==> flow/design.v <==
`timescale 1ns/1ps
module top (clock, start, BestDist, motionX, motionY, AddressR, AddressS1, AddressS2, R, S1, S2, completed);
	input clock;
	input start;
	output [7:0] BestDist;
	output [3:0] motionX, motionY;
	output completed;
	wire clock;
	wire start;
	wire [7:0] BestDist;
	wire [3:0] motionX, motionY;
	input [7:0] R, S1, S2;
	output [7:0] AddressR;
	output [9:0] AddressS1, AddressS2;
	wire [15:0] S1S2mux, newDist, PEready;
	wire CompStart;
	wire [3:0] VectorX, VectorY;
	wire [127:0] Accumulate;
	wire [7:0] Rpipe;
	control ctl_u(clock, start, S1S2mux, newDist, CompStart, PEready, VectorX, VectorY, AddressR, AddressS1, AddressS2, completed);
	PEtotal pe_u(clock, R, S1, S2, S1S2mux, newDist, Accumulate);
	Comparator comp_u(clock, CompStart, Accumulate, PEready, VectorX, VectorY, BestDist, motionX, motionY);
endmodule
module PE (clock, R, S1, S2, S1S2mux, newDist, Accumulate, Rpipe);
	input clock;
	input [7:0] R, S1, S2;  
	input S1S2mux, newDist;  
	output [7:0] Accumulate, Rpipe;
	reg [7:0] Accumulate, AccumulateIn, difference, difference_temp, Rpipe;
	reg Carry;
	always @(posedge clock) Rpipe <= R;
	always @(posedge clock) Accumulate <= AccumulateIn;
	always @(R or S1 or S2 or S1S2mux or newDist or Accumulate)
	    begin 
		difference = R -(S1S2mux? S1:S2);
		difference_temp = - difference;
		if (difference<0) 
		 begin
			 difference = difference_temp;  
		 end
		{Carry,AccumulateIn} = Accumulate + difference;
		if (Carry == 1) AccumulateIn = 8'hFF;  
		if (newDist == 1) AccumulateIn = difference;
	    end
endmodule
module PEend (clock, R, S1, S2, S1S2mux, newDist, Accumulate);
	input clock;
	input [7:0] R, S1, S2;  
	input S1S2mux, newDist;  
	output [7:0] Accumulate;
	reg [7:0] Accumulate, AccumulateIn, difference, difference_temp;
	reg Carry;
	always @(posedge clock) Accumulate <= AccumulateIn;
	always @(R or S1 or S2 or S1S2mux or newDist or Accumulate)
	    begin 
		difference = R -(S1S2mux? S1:S2);
		difference_temp = - difference;
		if (difference<0) 
		 begin
			 difference = difference_temp;  
		 end
		{Carry,AccumulateIn} = Accumulate + difference;
		if (Carry == 1) AccumulateIn = 8'hFF;  
		if (newDist == 1) AccumulateIn = difference;
	    end
endmodule
module control (clock, start, S1S2mux, newDist, CompStart, PEready, VectorX, VectorY, AddressR, AddressS1, AddressS2, completed);
	input clock;
	input start;  
	output [15:0] S1S2mux, newDist, PEready;
	output CompStart;
	output [3:0] VectorX, VectorY;
	output [7:0] AddressR;
	output [9:0] AddressS1, AddressS2;
	output reg completed;
	parameter count_complete = 16*(16*16) + 15;  
	reg [15:0] S1S2mux, newDist, PEready;
	reg CompStart;
	reg [3:0] VectorX, VectorY;
	reg [7:0] AddressR;
	reg [9:0] AddressS1, AddressS2;
	reg  [12:0] count, count_temp;
	integer i;
	reg [11:0]  temp;
	always @ (posedge clock)
	  begin
		  if (start == 0) count <= 12'b0;
		  else if (completed == 0) count <= count_temp;
	  end
	always @ (count)
	    begin
	      count_temp = count + 1'b1;
	      for (i=0; i<16; i= i+1)
		begin
		   newDist[i] = (count[7:0] == i);	
		   PEready[i] = (newDist[i] && !(count < 256));	
		   S1S2mux[i] = (count[3:0] >= i);
		   CompStart  = (!(count < 256));
		end
		AddressR = count[7:0];
		AddressS1 = (count[11:8] + count[7:4])*32 + count[3:0];
		temp = count[11:0]-16;
		AddressS2 = (temp[11:8] + temp[7:4])*32 + temp[3:0] + 16;
		VectorX = count[3:0] - 8; 
		VectorY = count[11:8] - 9;
		completed = (count[12:0] == count_complete);  
	    end
endmodule
module Comparator (clock, CompStart, PEout, PEready, vectorX, vectorY, BestDist, motionX, motionY);
	input clock;
	input CompStart;  
	input [8*16-1:0] PEout;  
	input [15:0] PEready;  
	input [3:0] vectorX, vectorY;  
	output [7:0] BestDist;  
	output [3:0] motionX, motionY;  
	reg [7:0] BestDist, newDist;
	reg [3:0] motionX, motionY;
	reg newBest;
	integer n;
	always @ (posedge clock)
	  if (CompStart == 0) BestDist <= 8'hFF;  
	  else if (newBest == 1)
	    begin
	      BestDist <= newDist;
	      motionX <= vectorX;
	      motionY <= vectorY;
	    end
	always @ (BestDist or PEout or PEready or CompStart)
	  begin
	    newDist = 8'hFF;
	    for (n = 0; n <= 15; n = n+1)
		begin
		      if (PEready[n] == 1) 
			case (n) 
			  4'b0000: newDist = PEout[7:0];
			  4'b0001: newDist = PEout[15:8]; 
			  4'b0010: newDist = PEout[23:16]; 
			  4'b0011: newDist = PEout[31:24];
			  4'b0100: newDist = PEout[39:32]; 
			  4'b0101: newDist = PEout[47:40]; 
			  4'b0110: newDist = PEout[55:48]; 
			  4'b0111: newDist = PEout[63:56]; 
			  4'b1000: newDist = PEout[71:64]; 
			  4'b1001: newDist = PEout[79:72]; 
			  4'b1010: newDist = PEout[87:80]; 
			  4'b1011: newDist = PEout[95:88]; 
			  4'b1100: newDist = PEout[103:96]; 
			  4'b1101: newDist = PEout[111:104]; 
			  4'b1110: newDist = PEout[119:112]; 
			  4'b1111: newDist = PEout[127:120];
			  default: newDist = 8'hFF;  
			endcase
	     end
	    if ((|PEready == 0) || (CompStart == 0)) newBest = 0;  
	    else if (newDist < BestDist) newBest = 1;
	    else newBest = 0;
	  end
endmodule
module PEtotal (clock, R, S1, S2, S1S2mux, newDist, Accumulate);
	input clock;
	input [7:0] R, S1, S2;  
	input [15:0] S1S2mux, newDist;  
	output [127:0] Accumulate;
	wire [7:0] Rpipe0, Rpipe1, Rpipe2, Rpipe3, Rpipe4, Rpipe5, Rpipe6, Rpipe7, Rpipe8, Rpipe9, Rpipe10, Rpipe11, Rpipe12, Rpipe13, Rpipe14;
	PE pe0 (clock, R, S1, S2, S1S2mux[0], newDist[0], Accumulate[7:0], Rpipe0);
	PE pe1 (clock, Rpipe0, S1, S2, S1S2mux[1], newDist[1], Accumulate[15:8], Rpipe1);
	PE pe2 (clock, Rpipe1, S1, S2, S1S2mux[2], newDist[2], Accumulate[23:16], Rpipe2);
	PE pe3 (clock, Rpipe2, S1, S2, S1S2mux[3], newDist[3], Accumulate[31:24], Rpipe3);
	PE pe4 (clock, Rpipe3, S1, S2, S1S2mux[4], newDist[4], Accumulate[39:32], Rpipe4);
	PE pe5 (clock, Rpipe4, S1, S2, S1S2mux[5], newDist[5], Accumulate[47:40], Rpipe5);
	PE pe6 (clock, Rpipe5, S1, S2, S1S2mux[6], newDist[6], Accumulate[55:48], Rpipe6);
	PE pe7 (clock, Rpipe6, S1, S2, S1S2mux[7], newDist[7], Accumulate[63:56], Rpipe7);
	PE pe8 (clock, Rpipe7, S1, S2, S1S2mux[8], newDist[8], Accumulate[71:64], Rpipe8);
	PE pe9 (clock, Rpipe8, S1, S2, S1S2mux[9], newDist[9], Accumulate[79:72], Rpipe9);
	PE pe10 (clock, Rpipe9, S1, S2, S1S2mux[10], newDist[10], Accumulate[87:80], Rpipe10);
	PE pe11 (clock, Rpipe10, S1, S2, S1S2mux[11], newDist[11], Accumulate[95:88], Rpipe11);
	PE pe12 (clock, Rpipe11, S1, S2, S1S2mux[12], newDist[12], Accumulate[103:96], Rpipe12);
	PE pe13 (clock, Rpipe12, S1, S2, S1S2mux[13], newDist[13], Accumulate[111:104], Rpipe13);
	PE pe14 (clock, Rpipe13, S1, S2, S1S2mux[14], newDist[14], Accumulate[119:112], Rpipe14);
	PEend pe15 (clock, Rpipe14, S1, S2, S1S2mux[15], newDist[15], Accumulate[127:120]);
endmodule
module ROM_R (clock, AddressR, R);
	input clock;
	input [7:0] AddressR;
	output [7:0] R;
	reg [7:0] R;
	reg [7:0] Rmem[255:0];
	always @(*) R = Rmem[AddressR];
endmodule
module ROM_S (clock, AddressS1, AddressS2, S1, S2);
	input clock;
	input	[9:0]	AddressS1, AddressS2;
	output	[7:0]	S1, S2;
	reg	[7:0]	S1, S2;
	reg	[7:0]	Smem[1023:0];
	always @(*) 
	 begin
		S1 = Smem[AddressS1];
		S2 = Smem[AddressS2];
	 end
endmodule
* From RTL to reports: top
What the tools print for top, step after step. Line numbers count from 1 in the design file above. Operators carry their Yosys type and port widths (W data, S select, Z words). Library cell names are shortened. Not given: --
Inputs: top top, clock input clock, standard-cell library sky130hd, timing corner tt_025C_1v80

* Word level
Counts by Yosys on the flattened word-level netlist (proc, flatten, opt, wreduce; memories kept). Register bits leave out memories and registers merged into their read ports (data or address); mux counts leave out enables and synchronous resets folded into registers. Print and check cells are left out. Cells with the same type and inputs are merged into one.
Cells by class: bitwise operators 1, $add $sub $neg 57, mux-type cells 82, reduce/logical cells 22, order comparisons 34, equality and inequality tests 16
Operator list (number):
- $mux W8 | 80
- $add A8 B8 Y9 | 16
- $lt A8 B1 Y1 const B | 16
- $sub A8 B8 Y8 | 16
- $neg A8 Y8 | 16
- $eq A8 B4 Y1 const B | 8
- $logic_not A32 Y1 | 1
- $ge A4 B4 Y1 const B | 8
- $eq A8 B3 Y1 const B | 4
- $add A10 B4 Y10 | 2
- $logic_and A1 B1 Y1 | 16
- $reduce_or A16 Y1 | 1
- $ge A4 B3 Y1 const B | 4
- $eq A8 B2 Y1 const B | 2
- $add A13 B1 Y13 const B | 1
- $eq A13 B13 Y1 const B | 1
- $lt A13 B9 Y1 const B | 1
- $sub A12 B5 Y12 const B | 1
- $add A10 B5 Y10 const B | 1
- $add A4 B4 Y5 | 2
- $ge A4 B1 Y1 const B | 2
- $ge A4 B2 Y1 const B | 2
- $sub A4 B4 Y4 const B | 2
- $eq A8 B1 Y1 const B | 1
- $lt A8 B8 Y1 | 1
- $logic_not A8 Y1 | 1
- $reduce_and A2 Y1 | 1
- $mux W1 | 2
Not listed: further kinds 3, cells in them 3.
Bit counts: register bits after elaboration 277, cells after elaboration 247, output and inout port bits 45, input bits 26

* Longest topological paths
Depth = most cells in a row (Yosys ltp): at word level without a register or memory, in the mapped netlist without a sequential cell, where the memories' decode and read muxes count.
Logic depth: depth in word-level cells 23, ABC_AREA 0, depth in mapped cells 21

* After synthesis
The flow's flattened synthesis, as Yosys stat reports it; memories are mapped. The netlist is that of the ABC_AREA named above (0 if unset); the other value can give another one. The area totals of this step are shown rounded.
Mapped netlist: flip-flops 277, standard cells after synthesis 2244, chip area (Yosys) 19840 um2, buffer cells 93
Cell types:
- dfxtp_1 | number 269, area in all 5.39E+03 um2
- ha_1 | number 263, area in all 3.29E+03 um2
- xnor2_1 | number 162, area in all 1.42E+03 um2
- a21oi_1 | number 186, area in all 930.893 um2
- o22a_1 | number 101, area in all 884.598 um2
- nor2_1 | number 205, area in all 769.488 um2
- fa_1 | number 34, area in all 680.653 um2
- inv_1 | number 156, area in all 585.562 um2
- a21o_1 | number 62, area in all 465.446 um2
- nor2b_1 | number 71, area in all 444.176 um2
- xor2_1 | number 49, area in all 429.162 um2
- o21ai_0 | number 81, area in all 405.389 um2
- mux2i_1 | number 37, area in all 370.355 um2
- nand2_1 | number 89, area in all 334.07 um2
- mux2_2 | number 23, area in all 258.998 um2
- nor3_1 | number 49, area in all 245.235 um2
- edfxtp_1 | number 8, area in all 240.23 um2
- clkbuf_1 | number 60, area in all 225.216 um2
Other cell types: 59; their cells: 339. The figures by module come from a second, unflattened synthesis with its own total; it is not the netlist above.
Second synthesis, totals: cell total of the unflattened synthesis 2310, area total of the unflattened synthesis 21290 um2
Each row is one instance without its submodules.
By module:
- PE | cells 115, area 1116 um2, times used 15
- Comparator | cells 243, area 1878 um2, times used 1
- control | cells 235, area 1715 um2, times used 1
- PEend | cells 107, area 955.9 um2, times used 1
- PEtotal | cells 0, area 0.0 um2, times used 1
- top | cells 0, area 0.0 um2, times used 1

* Worst setup path after synthesis
Source: OpenSTA report_checks on the synthesized netlist (no wires, ideal clock, input and output delay 20% of the period each), path of least setup slack; recovery checks are left aside. Register names are those of the netlist, which keeps one name where synthesis merged equal registers.
Timing path post-synthesis: path kind register -> register, from reg ctl_u.count[1], to reg pe_u.pe13.Accumulate[2], stages 18, slack 778 ps, path buffers 1, delay of the path 4382 ps, arrival 4265 ps, launch time at the first pin 0 ps, data required time 5043 ps, setup time 117 ps, period 5160 ps, synthesis period reached 4382 ps
"delay of the path" = arrival - input delay + setup time. "stages": output pins that drive a net of the path, with the launching flip-flop's if there is one; two outputs of one cell count as two. "synthesis period reached" = period - worst setup slack (recovery checks aside). The figure is calculated, with input and output delays left at 20% of the set period. Between the ends stands the longest chain of elaborated cells between them, by number of cells; it is not shown to be the way that was timed. Of several equally long chains one is given. Each line given opens the expression or statement behind the cell; cells for indexed reads and writes are added by Yosys, which also makes memories of some case tables.
Between the ends, post-synthesis: cells stage by stage dfxtp_1 inv_1 ha_1 clkbuf_1 nor2b_1 nor2_1 mux2_2 ha_1 fa_1 inv_1 fa_1 a21o_1 a21oi_1 o21bai_1 a21o_1 nand3_1 nand2_1 o22a_1, cells in the longest elaborated chain 8
Ends and longest elaborated chain, post-synthesis:
- start, declared | line 82 | reg [12:0] count, count_temp;
- start, assigned | line 87 | if (start == 0) count <= 12'b0;
- start, assigned | line 88 | else if (completed == 0) count <= count_temp;
- $ge A4 B4 Y1 | line 97 | S1S2mux[i] = (count[3:0] >= i);
- $mux W8 | line 35 | difference = R -(S1S2mux? S1:S2);
- $sub A8 B8 Y8 | line 35
- $neg A8 Y8 | line 36 | difference_temp = - difference;
- $mux W8 | line 37 | if (difference<0)
- $add A8 B8 Y9 | line 41 | {Carry,AccumulateIn} = Accumulate + difference;
- $mux W8 | line 42 | if (Carry == 1) AccumulateIn = 8'hFF;
- $mux W8 | line 43 | if (newDist == 1) AccumulateIn = difference;
- end, assigned | line 32 | always @(posedge clock) Accumulate <= AccumulateIn;
- end, declared | line 28 | output [7:0] Accumulate, Rpipe;

==> results <==
Design top on sky130hd. What follows are 2 stored runs of the flow, each under its own settings; their order means nothing. The constraints put input and output delay at 20% of the set period each and load the outputs with 0.01 pF.
[entry A] settings: period_ns=3.37, CORE_UTILIZATION=67, PLACE_DENSITY_LB_ADDON=0.14, CORE_ASPECT_RATIO=0.58, CELL_PAD_IN_SITES_DETAIL_PLACEMENT=2, GPL_ROUTABILITY_DRIVEN=0, CTS_CLUSTER_DIAMETER=109, SLEW_MARGIN=40, CAP_MARGIN=20, CORE_MARGIN=2
[entry A] result: did not finish, placement stopped with a tool error
[entry B] settings: period_ns=4.49, CORE_UTILIZATION=67, CORE_MARGIN=9, CELL_PAD_IN_SITES_GLOBAL_PLACEMENT=2, TNS_END_PERCENT=30, ABC_AREA=1, GPL_TIMING_DRIVEN=0, SLEW_MARGIN=10, CAP_MARGIN=20
[entry B] result: did not finish, placement stopped with GPL-0301
